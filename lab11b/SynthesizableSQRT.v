==> flow/design.v <==
module SQRT(
	RST,
	CLK,
	IN_VALID,
	IN,
	OUT_VALID,
	OUT
);
input CLK;
input RST;
input [15:0] IN;
input IN_VALID;
output [11:0] OUT;
output OUT_VALID;
reg OUT_VALID;
reg [25:0]in_use;
reg [4:0] IN_count;
reg [13:0] ans;
reg [11:0] OUT;
reg [25:0] x;
reg [25:0] tmp;
reg [25:0] tmp2;
reg [25:0] tmp3;
reg [25:0] tmp4;
reg [25:0] tmp5;
reg [25:0] tmp6;
reg [25:0] tmp7;
reg [25:0] tmp8;
reg [25:0] tmp9;
reg [25:0] tmp10;
reg [25:0] tmp11;
reg [25:0] tmp12;
reg RST_OK ;
reg IN_OK;
reg OUT_OK ;
always @ (posedge RST) begin
	RST_OK = 1;
	OUT_OK = 0;
end
always @ (posedge CLK) begin
	if(~RST) begin
		if(IN_count == 1) begin
			in_use = IN << 10;
			x = 13'b1_0000_0000_0000;
			if(in_use > (x * x)) x[11] = 1;
			else begin
				x[12] = 0;
				x[11] = 1;
			end
		end
	end
end
always @ (posedge CLK) begin
	if(~RST) begin
		if(IN_count == 2) begin
			tmp = x;
			if(in_use > (tmp * tmp)) tmp[10] = 1;
			else begin
				tmp[11] = 0;
				tmp[10] = 1;
			end
		end
	end	
end
always @ (posedge CLK) begin
	if(~RST) begin
		if(IN_count == 3) begin
			tmp2 = tmp;
			if(in_use > (tmp2 * tmp2)) tmp2[9] = 1;
			else begin
				tmp2[10] = 0;
				tmp2[9] = 1;
			end
		end
	end	
end
always @ (posedge CLK) begin
	if(~RST) begin
		if(IN_count == 4) begin
			tmp3 = tmp2;
			if(in_use > (tmp3 * tmp3)) tmp3[8] = 1;
			else begin
				tmp3[9] = 0;
				tmp3[8] = 1;
			end
		end
	end	
end
always @ (posedge CLK) begin
	if(~RST) begin
		if(IN_count == 5) begin
			tmp4 = tmp3;
			if(in_use > (tmp4 * tmp4)) tmp4[7] = 1;
			else begin
				tmp4[8] = 0;
				tmp4[7] = 1;
			end
		end
	end	
end
always @ (posedge CLK) begin
	if(~RST) begin
		if(IN_count == 6) begin
			tmp5 = tmp4;
			if(in_use > (tmp5 * tmp5)) tmp5[6] = 1;
			else begin
				tmp5[7] = 0;
				tmp5[6] = 1;
			end
		end
	end	
end
always @ (posedge CLK) begin
	if(~RST) begin
		if(IN_count == 7) begin
			tmp6 = tmp5;
			if(in_use > (tmp6 * tmp6)) tmp6[5] = 1;
			else begin
				tmp6[6] = 0;
				tmp6[5] = 1;
			end
		end
	end	
end
always @ (posedge CLK) begin
	if(~RST) begin
		if(IN_count == 8) begin
			tmp7 = tmp6;
			if(in_use > (tmp7 * tmp7)) tmp7[4] = 1;
			else begin
				tmp7[5] = 0;
				tmp7[4] = 1;
			end
		end
	end	
end
always @ (posedge CLK) begin
	if(~RST) begin
		if(IN_count == 9) begin
			tmp8 = tmp7;
			if(in_use > (tmp8 * tmp8)) tmp8[3] = 1;
			else begin
				tmp8[4] = 0;
				tmp8[3] = 1;
			end
		end
	end	
end
always @ (posedge CLK) begin
	if(~RST) begin
		if(IN_count == 10) begin
			tmp9 = tmp8;
			if(in_use > (tmp9 * tmp9)) tmp9[2] = 1;
			else begin
				tmp9[3] = 0;
				tmp9[2] = 1;
			end
		end
	end	
end
always @ (posedge CLK) begin
	if(~RST) begin
		if(IN_count == 11) begin
			tmp10 = tmp9;
			if(in_use > (tmp10 * tmp10)) tmp10[1] = 1;
			else begin
				tmp10[2] = 0;
				tmp10[1] = 1;
			end
		end
	end	
end
always @ (posedge CLK) begin
	if(~RST) begin
		if(IN_count == 12) begin
			tmp11 = tmp10;
			if(in_use > (tmp11 * tmp11)) tmp11[0] = 1;
			else begin
				tmp11[1] = 0;
				tmp11[0] = 1;
			end
		end
	end	
end
always @ (posedge CLK) begin
	if(~RST) begin
		if(IN_count == 13) begin
			tmp12 = tmp11;
			if(in_use > (tmp12 * tmp12)) tmp12[0] = 1;
			else begin
				tmp12[0] = 0;
			end
			ans = tmp12;
			if(ans[0] == 1) ans = ans + 1;
			ans = ans >> 1;	
		end
	end	
end
always @(posedge CLK) begin
	if(RST)
		OUT_VALID = 1'b0;
	if(IN_count == 14) begin
		OUT = ans;
		OUT_VALID = 1'b1;
	end	
	else begin
		OUT_VALID = 1'b0;
	end
end
always @(posedge CLK) begin
   if(IN_VALID)
	IN_count = 0;
   else
	IN_count = IN_count +1 ;
end
endmodule
**From RTL to reports: SQRT**

What the tools print for SQRT, step after step.
Lines are those of the file above, counted from 1.
The mark - stands for no value.

- Design top: SQRT
- Clock: CLK
- Library: sky130hd
- Corner: tt_025C_1v80

**Word-level counts**

Source: Yosys, flattened and elaborated, memories not mapped. Widths are those after wreduce. Registers that Yosys merges into a memory's read port (data or address) are not register bits. Print and check cells do not count. Equal cells are merged and count once.

- Register bits after elaboration: 124
- Elaborated cells: 89
- Input bits: 19

- Equal/unequal tests: 14
- Multiplexer cells: 6
- Add/sub/neg operators: 2
- Multiply operators: 12
- Order comparisons: 13
- Bitwise gates (word level): 1
- Reduce/logical cells: 13

Operators by type and width:

| cell | number |
|---|---|
| multiplier 13 x 13 -> 26 bit | 1 |
| > comparator 26 bit | 12 |
| multiplier 12 x 12 -> 24 bit | 1 |
| multiplier 11 x 11 -> 22 bit | 1 |
| multiplier 10 x 10 -> 20 bit | 1 |
| multiplier 9 x 9 -> 18 bit | 1 |
| multiplier 8 x 8 -> 16 bit | 1 |
| multiplier 7 x 7 -> 14 bit | 1 |
| multiplier 6 x 6 -> 12 bit | 1 |
| multiplier 5 x 5 -> 10 bit | 1 |
| == test 5 x 4 -> 1 bit with constant B | 7 |
| multiplier 4 x 4 -> 8 bit | 1 |
| AND reduction 2 bit | 13 |
| > comparator 26 x 25 -> 1 bit with constant B | 1 |
| == test 5 x 3 -> 1 bit with constant B | 4 |
| multiplier 3 x 3 -> 6 bit | 1 |
| adder 13 x 1 -> 13 bit with constant B | 1 |
| two-way mux 13 bit | 1 |
| == test 5 x 2 -> 1 bit with constant B | 2 |
| multiplier 2 x 2 -> 4 bit | 1 |
| adder 5 x 1 -> 5 bit with constant B | 1 |
| == test 5 x 1 -> 1 bit with constant B | 1 |
| two-way mux 1 bit | 5 |
| inverter 1 bit | 1 |

**Longest topological paths**

Longest topological path by Yosys (ltp), each cell counted once; first at word level (registers and memories cut), then after technology mapping (sequential cells cut; the memories' decode and read muxes count).

- Depth after elaboration: 7
- ABC_AREA: 0
- Depth in mapped cells: 36
- Mapped depth without buffers: 33

**Netlist**

The flow's flattened synthesis, as Yosys stat reports it; memories are mapped. The netlist is that of the ABC_AREA named above (0 if unset); the other value can give another one.
Totals and module areas in this step are rounded.

Cell types:

| type | number | area in all (sq um) |
|---|---|---|
| sky130_fd_sc_hd__fa_1 | 368 | 7.37E+03 |
| sky130_fd_sc_hd__ha_1 | 509 | 6.37E+03 |
| sky130_fd_sc_hd__edfxtp_1 | 118 | 3.54E+03 |
| sky130_fd_sc_hd__inv_1 | 561 | 2105.77 |
| sky130_fd_sc_hd__xnor2_1 | 115 | 1.01E+03 |
| sky130_fd_sc_hd__and2_1 | 108 | 675.648 |
| sky130_fd_sc_hd__nand2_1 | 157 | 589.315 |
| sky130_fd_sc_hd__nor2_1 | 143 | 536.765 |
| sky130_fd_sc_hd__xor2_1 | 57 | 499.229 |
| sky130_fd_sc_hd__a21oi_1 | 95 | 475.456 |
| sky130_fd_sc_hd__a21o_1 | 52 | 390.374 |
| sky130_fd_sc_hd__o21ai_0 | 54 | 270.259 |
| sky130_fd_sc_hd__o21a_1 | 34 | 255.245 |
| sky130_fd_sc_hd__nor3_1 | 37 | 185.178 |
| sky130_fd_sc_hd__or2_2 | 27 | 168.912 |
| sky130_fd_sc_hd__nor2b_1 | 25 | 156.4 |
| sky130_fd_sc_hd__nand2b_1 | 24 | 150.144 |
| sky130_fd_sc_hd__nand4_1 | 24 | 150.144 |

Other cell types: 54; their cells: 224.

- Cell area after synthesis: 26530 sq um
- Mapped cells: 2732
- Sequential part of the area: 3664 sq um
- Buffer cells: 40
- Mapped flip-flops: 124

**Worst setup path after synthesis**

Source: OpenSTA report_checks on the synthesized netlist (no wires, ideal clock, input and output delay 20% of the period each), path of least setup slack; recovery checks are left aside. Register names are those of the netlist, which keeps one name where synthesis merged equal registers.

- Path type: register to register
- Start point: reg tmp11[3]
- End point: reg ans[9]
- Data required time: 15535 ps
- Setup slack: 7745 ps
- Path delay: 8054 ps
- Data arrival time: 7789 ps
- Clock period: 15800 ps
- Buffers on the path: 2
- Stages on the path: 34
- Time at the first pin: 0 ps
- Synthesis period reached: 8055 ps

"path delay" = arrival - input delay + setup time.
"stages on the path" counts driving pins, that of a launching flip-flop among them; a cell with two outputs on the path counts twice.
"synthesis period reached" is the clock period less the worst setup slack; recovery checks do not enter. This is arithmetic on one report: input and output delays are still those of the set period (20% each).
Between the ends stands the longest chain of elaborated cells between them, by number of cells; it is not shown to be the way that was timed. Of several equally long chains one is given.
Each line given opens the expression or statement behind the cell; cells for indexed reads and writes are added by Yosys, which also makes memories of some case tables.
At most two assigning lines are given for a register; there are more.

- Path through: sky130_fd_sc_hd__edfxtp_1 sky130_fd_sc_hd__clkbuf_1 sky130_fd_sc_hd__clkinv_1 sky130_fd_sc_hd__nor2_1 sky130_fd_sc_hd__inv_1 sky130_fd_sc_hd__fa_1 sky130_fd_sc_hd__inv_1 sky130_fd_sc_hd__fa_1 sky130_fd_sc_hd__inv_1 sky130_fd_sc_hd__fa_1 sky130_fd_sc_hd__inv_1 sky130_fd_sc_hd__fa_1 sky130_fd_sc_hd__inv_1 sky130_fd_sc_hd__fa_1 sky130_fd_sc_hd__inv_1 sky130_fd_sc_hd__ha_1 sky130_fd_sc_hd__nand2_1 sky130_fd_sc_hd__nand4bb_1 sky130_fd_sc_hd__a2111oi_0 sky130_fd_sc_hd__nor2_1 sky130_fd_sc_hd__o21bai_1 sky130_fd_sc_hd__a21oi_1 sky130_fd_sc_hd__xor2_1 sky130_fd_sc_hd__ha_1 sky130_fd_sc_hd__o21a_1 sky130_fd_sc_hd__nor2_1 sky130_fd_sc_hd__o31ai_1 sky130_fd_sc_hd__nor2_1 sky130_fd_sc_hd__nor3_2 sky130_fd_sc_hd__buf_4 sky130_fd_sc_hd__ha_1 sky130_fd_sc_hd__nand3_1 sky130_fd_sc_hd__or4b_1 sky130_fd_sc_hd__xnor2_1
- Cells in the longest elaborated chain: 7
- Elaborated cells on any way between the ends: 7
- Source lines of those cells: 4
- Those cells by class: add/sub (1); mul (1); compare (1); mux (4)

Ends and longest elaborated chain, post-synthesis:

| element | line | source |
|---|---|---|
| from (assign) | 176 | `tmp11 = tmp10;` |
| multiplier 13 x 13 -> 26 bit | 189 | `if(in_use > (tmp12 * tmp12)) tmp12[0] = 1;` |
| > comparator 26 bit | 189 |  |
| two-way mux 1 bit | 189 |  |
| two-way mux 1 bit | 187 | `if(IN_count == 13) begin` |
| two-way mux 1 bit | 186 | `if(~RST) begin` |
| adder 13 x 1 -> 13 bit | 194 | `if(ans[0] == 1) ans = ans + 1;` |
| two-way mux 13 bit | 194 |  |
| to (assign) | 193 | `ans = tmp12;` |
| to (assign) | 194 |  |

**Timing after layout**

From the final timing report of flow run 1: the path of least setup slack in the routed layout; clock arrival at registers is part of the times.
The path's times are printed in steps of 10 ps; the period is the one set.

- Path type: register to register
- Start point: reg tmp11[4]
- End point: reg ans[9]
- Clock period: 5600 ps
- Time at the first pin: 480 ps
- Data required time: 5830 ps
- Stages on the path: 33
- Setup slack: -2490 ps
- Data arrival time: 8320 ps
- Buffers on the path: 3

Between the ends stands the longest chain of elaborated cells between them, by number of cells; it is not shown to be the way that was timed. Of several equally long chains one is given.
At most two assigning lines are given for a register; there are more.

- Path through: sky130_fd_sc_hd__edfxtp_1 sky130_fd_sc_hd__buf_4 sky130_fd_sc_hd__inv_2 sky130_fd_sc_hd__nor2_1 sky130_fd_sc_hd__fa_1 sky130_fd_sc_hd__inv_1 sky130_fd_sc_hd__fa_1 sky130_fd_sc_hd__inv_1 sky130_fd_sc_hd__fa_1 sky130_fd_sc_hd__fa_1 sky130_fd_sc_hd__inv_1 sky130_fd_sc_hd__fa_1 sky130_fd_sc_hd__inv_1 sky130_fd_sc_hd__ha_4 sky130_fd_sc_hd__o21ai_4 sky130_fd_sc_hd__o21ai_2 sky130_fd_sc_hd__a31oi_4 sky130_fd_sc_hd__a2111oi_4 sky130_fd_sc_hd__buf_4 sky130_fd_sc_hd__o2111ai_2 sky130_fd_sc_hd__nand3b_1 sky130_fd_sc_hd__a21oi_1 sky130_fd_sc_hd__xor2_1 sky130_fd_sc_hd__ha_1 sky130_fd_sc_hd__nand2_2 sky130_fd_sc_hd__o31ai_4 sky130_fd_sc_hd__nor2_1 sky130_fd_sc_hd__nor3_2 sky130_fd_sc_hd__buf_4 sky130_fd_sc_hd__ha_4 sky130_fd_sc_hd__nand3_4 sky130_fd_sc_hd__or4b_4 sky130_fd_sc_hd__xnor2_1
- Cells in the longest elaborated chain: 7
- Elaborated cells on any way between the ends: 7
- Source lines of those cells: 4
- Those cells by class: add/sub (1); mul (1); compare (1); mux (4)

Ends and longest elaborated chain, post-layout:

| element | line | source |
|---|---|---|
| from (assign) | 176 | `tmp11 = tmp10;` |
| multiplier 13 x 13 -> 26 bit | 189 | `if(in_use > (tmp12 * tmp12)) tmp12[0] = 1;` |
| > comparator 26 bit | 189 |  |
| two-way mux 1 bit | 189 |  |
| two-way mux 1 bit | 187 | `if(IN_count == 13) begin` |
| two-way mux 1 bit | 186 | `if(~RST) begin` |
| adder 13 x 1 -> 13 bit | 194 | `if(ans[0] == 1) ans = ans + 1;` |
| two-way mux 13 bit | 194 |  |
| to (assign) | 193 | `ans = tmp12;` |
| to (assign) | 194 |  |

Hand-over note for SQRT

Measured results for SQRT: 2 stored runs of the Yosys and OpenROAD flow on sky130hd. The settings differ; the order carries no meaning. The constraints put input and output delay at 20% of the set period each and load the outputs with 0.01 pF.
"clock period achieved" means the clock period less the worst setup slack. The figure is calculated, with input and output delays left at 20% of the set period.
By "worst setup path time" is meant the share of the clock period that the worst setup path is allowed (20% is reserved at inputs, 20% at outputs), minus its slack. Clock arrival times at its registers enter into it.
"total power of the final layout" is the tool's figure for a default switching activity; nothing was simulated.
"worst setup path time" is known to 10 ps.
The measured numbers are rounded.
Among the settings, n/a means not set for that run.

| name | flow run 1 | flow run 2 |
|---|---|---|
| period_ns | 5.6 | 12.5 |
| CORE_UTILIZATION | 69 | 43 |
| PLACE_DENSITY_LB_ADDON | 0.05 | 0.09 |
| GPL_TIMING_DRIVEN | 1 | n/a |
| GPL_ROUTABILITY_DRIVEN | 0 | 1 |
| CTS_CLUSTER_SIZE | 39 | n/a |
| CTS_CLUSTER_DIAMETER | 348 | 164 |
| CAP_MARGIN | 20 | 20 |
| CORE_MARGIN | 2 | 2 |
| SLEW_MARGIN | 20 | 35 |
| CELL_PAD_IN_SITES_DETAIL_PLACEMENT | n/a | 0 |
| ABC_AREA | n/a | 0 |
| worst hold slack in the final report (ps) | 423 | 420 |
| worst setup path time (ps) | 8090 | 9570 |
| type of the worst setup path | register to register | register to register |
| standard-cell area after layout (sq um) | 32740 | 28430 |
| clock period achieved (ps) | 8089 | 9574 |
| setup slack of the worst path (ps) | -2489 | 2926 |
| synthesis area (sq um) | 26530 | 26530 |
| total power of the final layout (uW) | 2688 | 1149 |
| utilization (%) | 86.7 | 46.3 |
| area of the die (sq um) | 40030 | 63690 |
| setup TNS (ps) | -29810 | 0 |

End of note.
